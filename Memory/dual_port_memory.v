==> flow/design.v <==
`timescale 1ns / 1ps
module dual_port_memory #(parameter data_size = 8, address = 4)(
    input clk,
    input [address-1:0] address_in0, address_in1,
    input write_en0, read_en0,cs0,write_en1, read_en1,cs1,
    inout [data_size-1:0] data_io0,
    inout [data_size-1:0] data_io1
    );
    reg [data_size-1:0]memory[0:15];
    reg [data_size-1:0] temp1;
    reg [data_size-1:0] temp2;
 always @(posedge clk)
 begin  
        if(cs0 && write_en0)
            memory[address_in0] <= data_io0;
end
always @(posedge clk)
begin
        if (cs0 && ~write_en0 && ~read_en0) 
             temp1  <= memory[address_in0];
end
       assign data_io0  = (cs0 && ~write_en0 && read_en0)?temp1:8'bzzzz_zzzz;
always @(posedge clk)
 begin  
        if(cs1 && write_en1)
            memory[address_in1] <= data_io1;
end
always @(posedge clk)
begin
        if (cs1 && ~write_en1 && ~read_en1) 
             temp2  <= memory[address_in1];
end
       assign data_io1  = (cs1 && ~write_en1 && read_en1)?temp2:8'bzzzz_zzzz;
endmodule
**Tool chain data of dual_port_memory**

The steps from the RTL of dual_port_memory to its reports follow in flow order.
Lines are those of the file above, counted from 1.
Operators carry their Yosys type and port widths (W data, S select, Z words).
Cell names lack the library's common part.
The mark - stands for no value.

- Top module: dual_port_memory
- Clock: clk
- Cell library: sky130hd
- Corner: tt_025C_1v80

**After elaboration**

Yosys after proc, flatten, opt, wreduce and memory -nomap, before mapping. Enables and synchronous resets that opt folds into registers are not counted as muxes. Memory bits, and registers merged into a memory's read port (data or address), are not among the register bits. Print and check cells are not counted. Equal cells are merged and count once.
Memory sizes are those after Yosys's memory passes, which may raise the word count (mostly to a power of two), join words into wider ones and drop unused or constant bits.

- Multiplexer cells: 8
- Bitwise gates (word level): 4
- Reductions and logical operators: 8

Operators by type and width:

| kind | count |
|---|---|
| $mux W8 | 4 |
| $logic_and A1 B1 Y1 | 8 |
| $mux W4 | 2 |
| $not A1 Y1 | 4 |
| $mux W1 | 2 |

- Register bits after elaboration: 0
- RAM bits: 128
- Word width x clocked read ports: 16
- Memories: 1
- Output and inout bits: 16

Memory list:

| name | words | bits a word | rd ports | wr ports | line | text |
|---|---|---|---|---|---|---|
| memory | 16 | 8 | 2 | 2 | 9 | `reg [data_size-1:0]memory[0:15];` |

**Logic depth**

Longest topological path by Yosys (ltp), each cell counted once; first at word level (registers and memories cut), then after technology mapping (sequential cells cut; the memories' decode and read muxes count).

- Depth after elaboration: 5
- ABC_AREA: 0
- Mapped depth: 6
- Gate-level depth less buffers: 3

**Mapped cells and area**

Yosys stat after the flow's synthesis: flattened, memories mapped to cells. It holds for the ABC_AREA given above (unset counts as 0); a run with the other value may have another netlist.
The area totals of this step are shown rounded.

Cells by type:

| type | count | area in all (um2) |
|---|---|---|
| edfxtp_1 | 144 | 4.32E+03 |
| mux4_2 | 64 | 1.44E+03 |
| mux2_2 | 112 | 1261.21 |
| a22oi_1 | 32 | 240.23 |
| mux2_4 | 15 | 225.216 |
| clkbuf_1 | 23 | 86.333 |
| buf_2 | 15 | 75.072 |
| nand2_1 | 20 | 75.072 |
| nor2_2 | 9 | 56.304 |
| o22ai_1 | 9 | 56.304 |
| nand4b_4 | 2 | 47.546 |
| nand2b_1 | 7 | 43.792 |
| nor2b_1 | 5 | 31.28 |
| o21ai_0 | 6 | 30.029 |
| buf_4 | 3 | 22.522 |
| buf_1 | 5 | 18.768 |
| or3_1 | 3 | 18.768 |
| nand4b_1 | 2 | 17.517 |

Other cell types: 11; their cells: 15.

- Mapped cells: 491
- Chip area (Yosys): 8180 um2
- Flip-flops: 144
- Buffers: 48

**Timing after synthesis**

Path of least setup slack by OpenSTA after synthesis, without wires, with an ideal clock, recovery checks aside; 20% of the period is set as input and as output delay. Where synthesis merged equal registers, the netlist keeps one of their names.

- Path type: input to register
- Start: input port address_in1[0]
- End: memory memory[4][0]
- Period: 3.03 ns
- Setup time: 0.384 ns
- Launch time at the first pin: 0.606 ns
- Data arrival time: 2.048 ns
- Data required time: 2.646 ns
- Setup slack: 0.598 ns
- Path delay: 1.826 ns
- Driving pins on the path: 4
- Period reached after synthesis: 2.432 ns

"path delay" is the arrival time less input delay plus setup time.
"driving pins on the path": output pins that drive a net of the path, with the launching flip-flop's if there is one; two outputs of one cell count as two.
"period reached after synthesis" is the clock period less the worst setup slack; recovery checks do not enter. This is arithmetic on one report: input and output delays are still those of the set period (20% each).
The rows between start and end are the longest chain of elaborated cells between them; the timing report does not say that the signal goes this way. Where chains are equally long, one stands for them.
Each line given opens the expression or statement behind the cell; cells for indexed reads and writes are added by Yosys, which also makes memories of some case tables.

- Cell sequence: buf_2 buf_2 or3_1 o21ai_0
- Cells in the longest elaborated chain: 1
- Elaborated cells on any way between the ends: 1
- RTL lines with such cells: 1
- Those cells by class: mux (1)

RTL lines, path after synthesis:

| element | line | text |
|---|---|---|
| start: declaration | 4 | `input [address-1:0] address_in0, address_in1,` |
| $mux W4 | 25 | `if(cs1 && write_en1)` |
| end: declaration | 9 | `reg [data_size-1:0]memory[0:15];` |

**Timing after layout**

Path of least setup slack in the final report of stored run 1 (OpenROAD, finished layout, wires in). Where an end is a register, its clock arrival counts in the times.

- Path type: register to output
- Start: register (no name shown)
- End: output port data_io1[4]
- Period: 2.11 ns
- Launch time at the first pin: 0.42 ns
- Data arrival time: 1.43 ns
- Data required time: 1.69 ns
- Setup slack: 0.26 ns
- Driving pins on the path: 1

- Cell sequence: edfxtp_1

RTL lines, path post-layout:

| element | line | text |
|---|---|---|
| end: declaration | 7 | `inout [data_size-1:0] data_io1` |

Chain of elaborated cells between the ends: none given.

Record of 2 stored runs of the RTL-to-layout flow on dual_port_memory, platform sky130hd. The runs are unordered. Constraints: input delay and output delay 20% of the set period each, output load 0.01 pF.
"achieved clock period": clock period set for the run, less the worst setup slack. It is reckoned from that one timing run; input and output delays stay at 20% of the period that was set.
"allowed time less slack (worst setup path)": the worst setup path's part of the clock period (all of it between registers, 20% less for each end at a port) less its slack. A launch clock that arrives late makes it longer, a capture clock that arrives late makes it shorter.
By "power consumption" is meant OpenSTA's value without simulated activity: inputs other than the clock are taken to toggle once in ten clock periods, and the tool carries that through the logic.
Results are given in rounded form.
Among the settings, -- means not set for that run.
Among the results, -- means that no value is shown for the run.

| item | stored run 1 | stored run 2 |
|---|---|---|
| period_ns | 2.11 | 1.76 |
| CORE_UTILIZATION | 59 | 65 |
| SETUP_SLACK_MARGIN | 0.31 | 0.14 |
| HOLD_SLACK_MARGIN | 0.2 | 0.13 |
| CORE_MARGIN | 10 | 2 |
| TNS_END_PERCENT | 60 | 45 |
| GPL_TIMING_DRIVEN | 1 | -- |
| CTS_CLUSTER_SIZE | 81 | -- |
| MIN_ROUTING_LAYER | met1 | -- |
| MAX_ROUTING_LAYER | met4 | -- |
| CAP_MARGIN | 20 | 20 |
| SLEW_MARGIN | 20 | 20 |
| PLACE_DENSITY_LB_ADDON | -- | 0.26 |
| CELL_PAD_IN_SITES_GLOBAL_PLACEMENT | -- | 0 |
| CELL_PAD_IN_SITES_DETAIL_PLACEMENT | -- | 1 |
| GPL_ROUTABILITY_DRIVEN | -- | 1 |
| final setup TNS (ns) | 0.000 | -- |
| power consumption (uW) | 7050 | -- |
| allowed time less slack (worst setup path) (ns) | 1.43 | -- |
| worst setup path type | register to output | -- |
| smallest hold slack (ns) | 0.205 | -- |
| achieved clock period (ns) | 1.849 | -- |
| area of the standard cells in the finished layout (um2) | 9650 | -- |
| total die area (um2) | 19000 | -- |
| Yosys chip area after synthesis (um2) | 8180 | -- |
| smallest setup slack (ns) | 0.261 | -- |
| utilization in the final report (%) | 72.0 | -- |

Stored run 2: no results, clock tree synthesis failed with DPL-0033
