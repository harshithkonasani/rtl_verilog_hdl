==> flow/design.v <==
`timescale 1ns / 1ps
module alu #
(
     parameter DATA_WIDTH = 8,
     parameter ADDR_WIDTH = 4
)
(
     input [DATA_WIDTH-1:0]a_in_temp,
     input [DATA_WIDTH-1:0]b_in_temp,
     input [ADDR_WIDTH-1:0]opcode_temp,
     input clk, rst,
     output [DATA_WIDTH-1:0]data_out_temp,
     output carry_out_temp
);
 reg [DATA_WIDTH:0]res_temp;
 always@(*)
 begin
    case(opcode_temp)
         4'b0000 : res_temp = a_in_temp;
         4'b0001 : res_temp = a_in_temp + b_in_temp;
         4'b0010 : res_temp = a_in_temp + b_in_temp + 1;
         4'b0011 : res_temp = a_in_temp - b_in_temp;
         4'b0100 : res_temp = a_in_temp - b_in_temp - 1;
         4'b0101 : res_temp = a_in_temp + 1;
         4'b0110 : res_temp = a_in_temp - 1;
         4'b0111 : res_temp = b_in_temp;
         4'b1000 : res_temp = a_in_temp | b_in_temp;
         4'b1001 : res_temp = a_in_temp ^ b_in_temp;
         4'b1010 : res_temp = a_in_temp & b_in_temp;
         4'b1011 : res_temp = ~a_in_temp;
         default : res_temp = 0;
    endcase
 end
 assign {carry_out_temp,data_out_temp} = res_temp;
endmodule
`timescale 1ns / 1ps
module memory #
(
 parameter DATA_WIDTH = 8,
 parameter ADDR_WIDTH = 4
)
(
 input clk,
 input CS,wr_en,
 input [DATA_WIDTH-1:0] data_in,
 input [ADDR_WIDTH-1:0] addr_in,
 output [DATA_WIDTH-1:0] data_out
);
 reg [DATA_WIDTH-1:0]memory[0:15];
 reg [DATA_WIDTH-1:0]temp_reg;
 always@(posedge clk)
 begin
     if(CS && wr_en)
         memory[addr_in]<=data_in;
end
 always@(posedge clk)
 begin
     if(CS && !wr_en)
         temp_reg<=memory[addr_in];
 end
 assign data_out = (CS&&!wr_en)?temp_reg:{DATA_WIDTH{1'b0}};
endmodule
`timescale 1ns / 1ps
module top #
(
 parameter DATA_WIDTH = 8,
 parameter ADDR_WIDTH = 4
)
(
 input clk,
 input reset_n,
 input [ADDR_WIDTH-1:0]opcode_in,
 input CS_0,CS_1,
 input wr_en_0,wr_en_1,
 input [ADDR_WIDTH-1:0]addr_in_0,addr_in_1,
 input [DATA_WIDTH-1:0]a_in,
 input [DATA_WIDTH-1:0]b_in,
 output reg carry_out,
 output reg [DATA_WIDTH-1:0]result_out
);
 wire [DATA_WIDTH-1:0]data_out_0,data_out_1;
 wire [DATA_WIDTH-1:0]data_out_temp;
 wire carry_out_temp;
 reg [ADDR_WIDTH-1:0]opcode_temp;
 memory ram_0(
     .clk(clk),
     .CS(CS_0),
     .wr_en(wr_en_0),
     .data_in(a_in),
     .addr_in(addr_in_0),
     .data_out(data_out_0)
);
 memory ram_1(
     .clk(clk),
     .CS(CS_1),
     .wr_en(wr_en_1),
     .data_in(b_in),
     .addr_in(addr_in_1),
     .data_out(data_out_1)
);
 always@(posedge clk,negedge reset_n)
 begin
    if(!reset_n)
        opcode_temp <= 4'd0;
    else
        opcode_temp <= opcode_in;
 end
 alu alu0(
     .a_in_temp(data_out_0),
     .b_in_temp(data_out_1),
     .opcode_temp(opcode_temp),
     .data_out_temp(data_out_temp),
     .carry_out_temp(carry_out_temp)
);
always@(posedge clk,negedge reset_n)
 begin
    if(!reset_n)
        {carry_out,result_out} <= 0;
    else
        {carry_out,result_out} <= {carry_out_temp,data_out_temp};
 end 
endmodule
# From RTL to reports: top
# What the tools print for top, step after step.
# Line numbers count from 1 in the design file above.
# Library cell names are shortened.
# A cell with - has no value.
[inputs]
design = "top"
clock = "clk"
cell_library = "sky130hd"
corner = "tt_025C_1v80"

# Word level
# Source: Yosys, flattened and elaborated, memories not mapped. Widths are those after wreduce; folded enables and synchronous resets count as part of the registers. Registers that Yosys merges into a memory's read port (data or address) are not register bits. Print and check cells do not count.
# Yosys's memory passes give these memory sizes; they may raise the number of words (mostly to a power of two), join words into wider ones and drop unused or constant bits.
[classes]
muxes = 9
n_reduce_logical = 7
n_addsub = 8
eq_ne = 11
n_logic = 4
[ops]
columns = ["cell", "count"]
rows = [
  ["parallel mux 9 bit (select 12 bit)", 1],
  ["two-way mux 8 bit", 4],
  ["adder 8 x 8 -> 9 bit", 2],
  ["subtractor 8 x 8 -> 9 bit", 2],
  ["equality test 4 x 3 -> 1 bit with constant B", 4],
  ["equality test 4 bit with constant B", 4],
  ["adder 8 x 1 -> 9 bit with constant B", 1],
  ["subtractor 8 x 1 -> 9 bit with constant B", 1],
  ["NOT 8 -> 9 bit", 1],
  ["adder 9 x 1 -> 9 bit with constant B", 1],
  ["subtractor 9 x 1 -> 9 bit with constant B", 1],
  ["equality test 4 x 2 -> 1 bit with constant B", 2],
  ["AND 8 bit", 1],
  ["OR 8 bit", 1],
  ["bitwise XOR 8 bit", 1],
  ["two-way mux 4 bit", 2],
  ["logical AND 1 bit", 4],
  ["equality test 4 x 1 -> 1 bit with constant B", 1],
  ["logical NOT 4 bit", 1],
  ["logical NOT 1 bit", 2],
  ["two-way mux 1 bit", 2],
]
[bits]
output_inout_bits = 9
mem_count = 2
clocked_rd_ports_x_width = 16
mem_bits_rw = 256
regBits = 13
[mem_list]
columns = ["name", "words", "word_bits", "rd", "wr", "line_no", "source"]
rows = [
  ["ram_0.memory", 16, 8, 1, 1, 49, "reg [DATA_WIDTH-1:0]memory[0:15];"],
  ["ram_1.memory", 16, 8, 1, 1, 49, ""],
]

# Depth
# Depth = most cells in a row (Yosys ltp): at word level without a register or memory, in the mapped netlist without a sequential cell, where the memories' decode and read muxes count.
[logic_depth]
word_depth = 6
ABC_AREA = 0
depth_mapped = 17
depth_no_buf = 16

# Synthesis result
# Source: synth_stat.txt of the flow (Yosys; design flattened, memories mapped). It holds for the ABC_AREA given above (unset counts as 0); a run with the other value may have another netlist.
[by_type]
columns = ["type", "count", "area_total_um2"]
rows = [
  ["edfxtp_1", 272, 8.17E+03],
  ["mux4_1", 44, 1.16E+03],
  ["mux4_2", 36, 810.778],
  ["ha_1", 33, 412.896],
  ["dfrtp_1", 13, 325.312],
  ["nor2_1", 52, 195.187],
  ["a21oi_1", 31, 155.149],
  ["o21ai_0", 30, 150.144],
  ["nand2_1", 38, 142.637],
  ["nand2b_1", 18, 112.608],
  ["inv_1", 28, 105.101],
  ["nor3_1", 20, 100.096],
  ["xnor2_1", 10, 87.584],
  ["buf_2", 16, 80.077],
  ["nor2b_1", 11, 68.816],
  ["a22oi_1", 8, 60.058],
  ["buf_8", 4, 60.058],
  ["fa_1", 3, 60.058],
]
# Not listed: further types 44, cells in them 111.
[mapped]
mapped_cells = 778
synth_area_um2 = 13088.8
seq_area_um2 = 8493.1
flip_flops = 285
# The figures by module come from a second, unflattened synthesis with its own total; it is not the netlist above.
[hier_totals]
hier_cells = 837
hier_area_um2 = 13175.1
# Rows give one instance, submodules left out.
[modules]
columns = ["module", "area_um2", "n_cells", "n_inst", "seq_area_um2"]
rows = [
  ["memory", 5290.1, 243, 2, 4083.9],
  ["alu", 2269.7, 338, 1, 0.0],
  ["top", 325.3, 13, 1, 325.3],
]

# Path before layout
# Source: OpenSTA report_checks on the synthesized netlist (no wires, ideal clock, input and output delay 20% of the period each), path of least setup slack; recovery checks are left aside. Register names are those of the netlist, which keeps one name where synthesis merged equal registers.
[synth_timing]
kind = "in2reg"
from = "input port wr_en_1"
to = "register result_out[5]"
delay_ns = 2.674
in_delay_ns = 0.878
n_path_buf = 1
driving_pins = 14
clock_period_ns = 4.39
setup_time_ns = 0.126
slack_ns = 0.838
arrival_ns = 3.426
period_less_setup_slack_ns = 3.552
# "delay_ns" = arrival - input delay + setup time.
# "driving_pins": output pins that drive a net of the path, with the launching flip-flop's if there is one; two outputs of one cell count as two.
# "period_less_setup_slack_ns" is the clock period less the worst setup slack; recovery checks do not enter. This is arithmetic on one report: input and output delays are still those of the set period (20% each).
# The rows between start and end are the longest chain of elaborated cells between them; the timing report does not say that the signal goes this way. Where chains are equally long, one stands for them.
# Each line given opens the expression or statement behind the cell; cells for indexed reads and writes are added by Yosys, which also makes memories of some case tables.
[synth_via]
path_cell_list = "nand2b_1 -> inv_1 -> buf_2 -> nand2_1 -> ha_1 -> a32o_1 -> a21oi_1 -> ha_1 -> nand2b_1 -> a21oi_1 -> o21ai_0 -> nor3b_1 -> o31ai_1 -> a221o_1"
elab_chain_len = 6
cone_cells = 13
cone_classes = "add/sub (6); mux (2); logic (3); reduce/logical (2)"
[synth_lines]
columns = ["item", "line_no", "source"]
rows = [
  ["from (decl)", 74, "input wr_en_0,wr_en_1,"],
  ["logical NOT 1 bit", 61, "assign data_out = (CS&&!wr_en)?temp_reg:{DATA_WIDTH{1'b0}};"],
  ["logical AND 1 bit", 61, ""],
  ["two-way mux 8 bit", 61, ""],
  ["subtractor 8 x 8 -> 9 bit", 23, "4'b0100 : res_temp = a_in_temp - b_in_temp - 1;"],
  ["subtractor 9 x 1 -> 9 bit", 23, ""],
  ["parallel mux 9 bit (select 12 bit)", 18, "case(opcode_temp)"],
  ["to (decl)", 79, "output reg [DATA_WIDTH-1:0]result_out"],
]

# Timing after layout
# From the final timing report of run 1: the path of least setup slack in the routed layout; clock arrival at registers is part of the times.
[layout_timing]
kind = "in2reg"
from = "input port wr_en_1"
to = "register result_out[5]"
clock_period_ns = 5.59
in_delay_ns = 1.12
setup_time_ns = 0.11
n_path_buf = 2
arrival_ns = 5.55
driving_pins = 15
slack_ns = 0.49
# The rows between start and end are the longest chain of elaborated cells between them; the timing report does not say that the signal goes this way. Where chains are equally long, one stands for them.
[layout_via]
path_cell_list = "clkdlybuf4s50_1 -> nand2b_1 -> inv_1 -> buf_2 -> nand2_1 -> ha_1 -> a32o_1 -> a21oi_1 -> ha_1 -> nand2b_1 -> a21oi_1 -> o21ai_0 -> nor3b_1 -> o31ai_1 -> a221o_1"
elab_chain_len = 6
cone_cells = 13
cone_classes = "add/sub (6); mux (2); logic (3); reduce/logical (2)"
[layout_lines]
columns = ["item", "line_no", "source"]
rows = [
  ["from (decl)", 74, "input wr_en_0,wr_en_1,"],
  ["logical NOT 1 bit", 61, "assign data_out = (CS&&!wr_en)?temp_reg:{DATA_WIDTH{1'b0}};"],
  ["logical AND 1 bit", 61, ""],
  ["two-way mux 8 bit", 61, ""],
  ["subtractor 8 x 8 -> 9 bit", 23, "4'b0100 : res_temp = a_in_temp - b_in_temp - 1;"],
  ["subtractor 9 x 1 -> 9 bit", 23, ""],
  ["parallel mux 9 bit (select 12 bit)", 18, "case(opcode_temp)"],
  ["to (decl)", 79, "output reg [DATA_WIDTH-1:0]result_out"],
]

# top through Yosys and OpenROAD on sky130hd: 2 stored runs, unordered, with their settings and measured results. The constraints put input and output delay at 20% of the set period each and load the outputs with 0.01 pF.
# "clock_period_reached_ns" means the clock period less the worst setup slack. The figure is calculated, with input and output delays left at 20% of the set period.
# "worst_path_ns" = time allowed to the worst setup path (clock period - input delay - output delay, where it has them) - its slack; a late launch clock adds to it, a late capture clock takes from it.
# "final_power_uw" is the tool's figure for a default switching activity; nothing was simulated.

[[run]]
name = "run 1"
[run.settings]
period_ns = 5.59
CORE_UTILIZATION = 42
PLACE_DENSITY_LB_ADDON = 0.09
CORE_ASPECT_RATIO = 1.72
CELL_PAD_IN_SITES_GLOBAL_PLACEMENT = 2
CELL_PAD_IN_SITES_DETAIL_PLACEMENT = 2
GPL_TIMING_DRIVEN = 0
GPL_ROUTABILITY_DRIVEN = 0
CAP_MARGIN = 15
SLEW_MARGIN = 35
MIN_ROUTING_LAYER = "met1"
CORE_MARGIN = 2
[run.results]
fin_hold_ws_ns = 0.776
ys_area_um2 = 13088.8
stdcell_area_um2 = 14938.1
worst_setup_slack_ns = 0.489
clock_period_reached_ns = 5.101
final_util_pct = 48.8
setupTns_ns = 0.000
final_power_uw = 4822
final_die_area_um2 = 32644.2
worst_path_ns = 3.98
worstPathKind = "in2reg"

[[run]]
name = "run 2"
[run.settings]
period_ns = 4.56
CORE_UTILIZATION = 63
SETUP_SLACK_MARGIN = 0.55
PLACE_DENSITY_LB_ADDON = 0.25
HOLD_SLACK_MARGIN = 0.28
CELL_PAD_IN_SITES_GLOBAL_PLACEMENT = 2
TNS_END_PERCENT = 70
GPL_ROUTABILITY_DRIVEN = 0
CTS_CLUSTER_SIZE = 40
SLEW_MARGIN = 30
MIN_ROUTING_LAYER = "met1"
MAX_ROUTING_LAYER = "met4"
CAP_MARGIN = 20
CORE_MARGIN = 2
[run.results]
fin_hold_ws_ns = 0.730
ys_area_um2 = 13088.8
stdcell_area_um2 = 14590.2
worst_setup_slack_ns = 0.944
clock_period_reached_ns = 3.616
final_util_pct = 71.9
setupTns_ns = 0.000
final_power_uw = 5553
final_die_area_um2 = 21945.5
worst_path_ns = 2.70
worstPathKind = "in2reg"
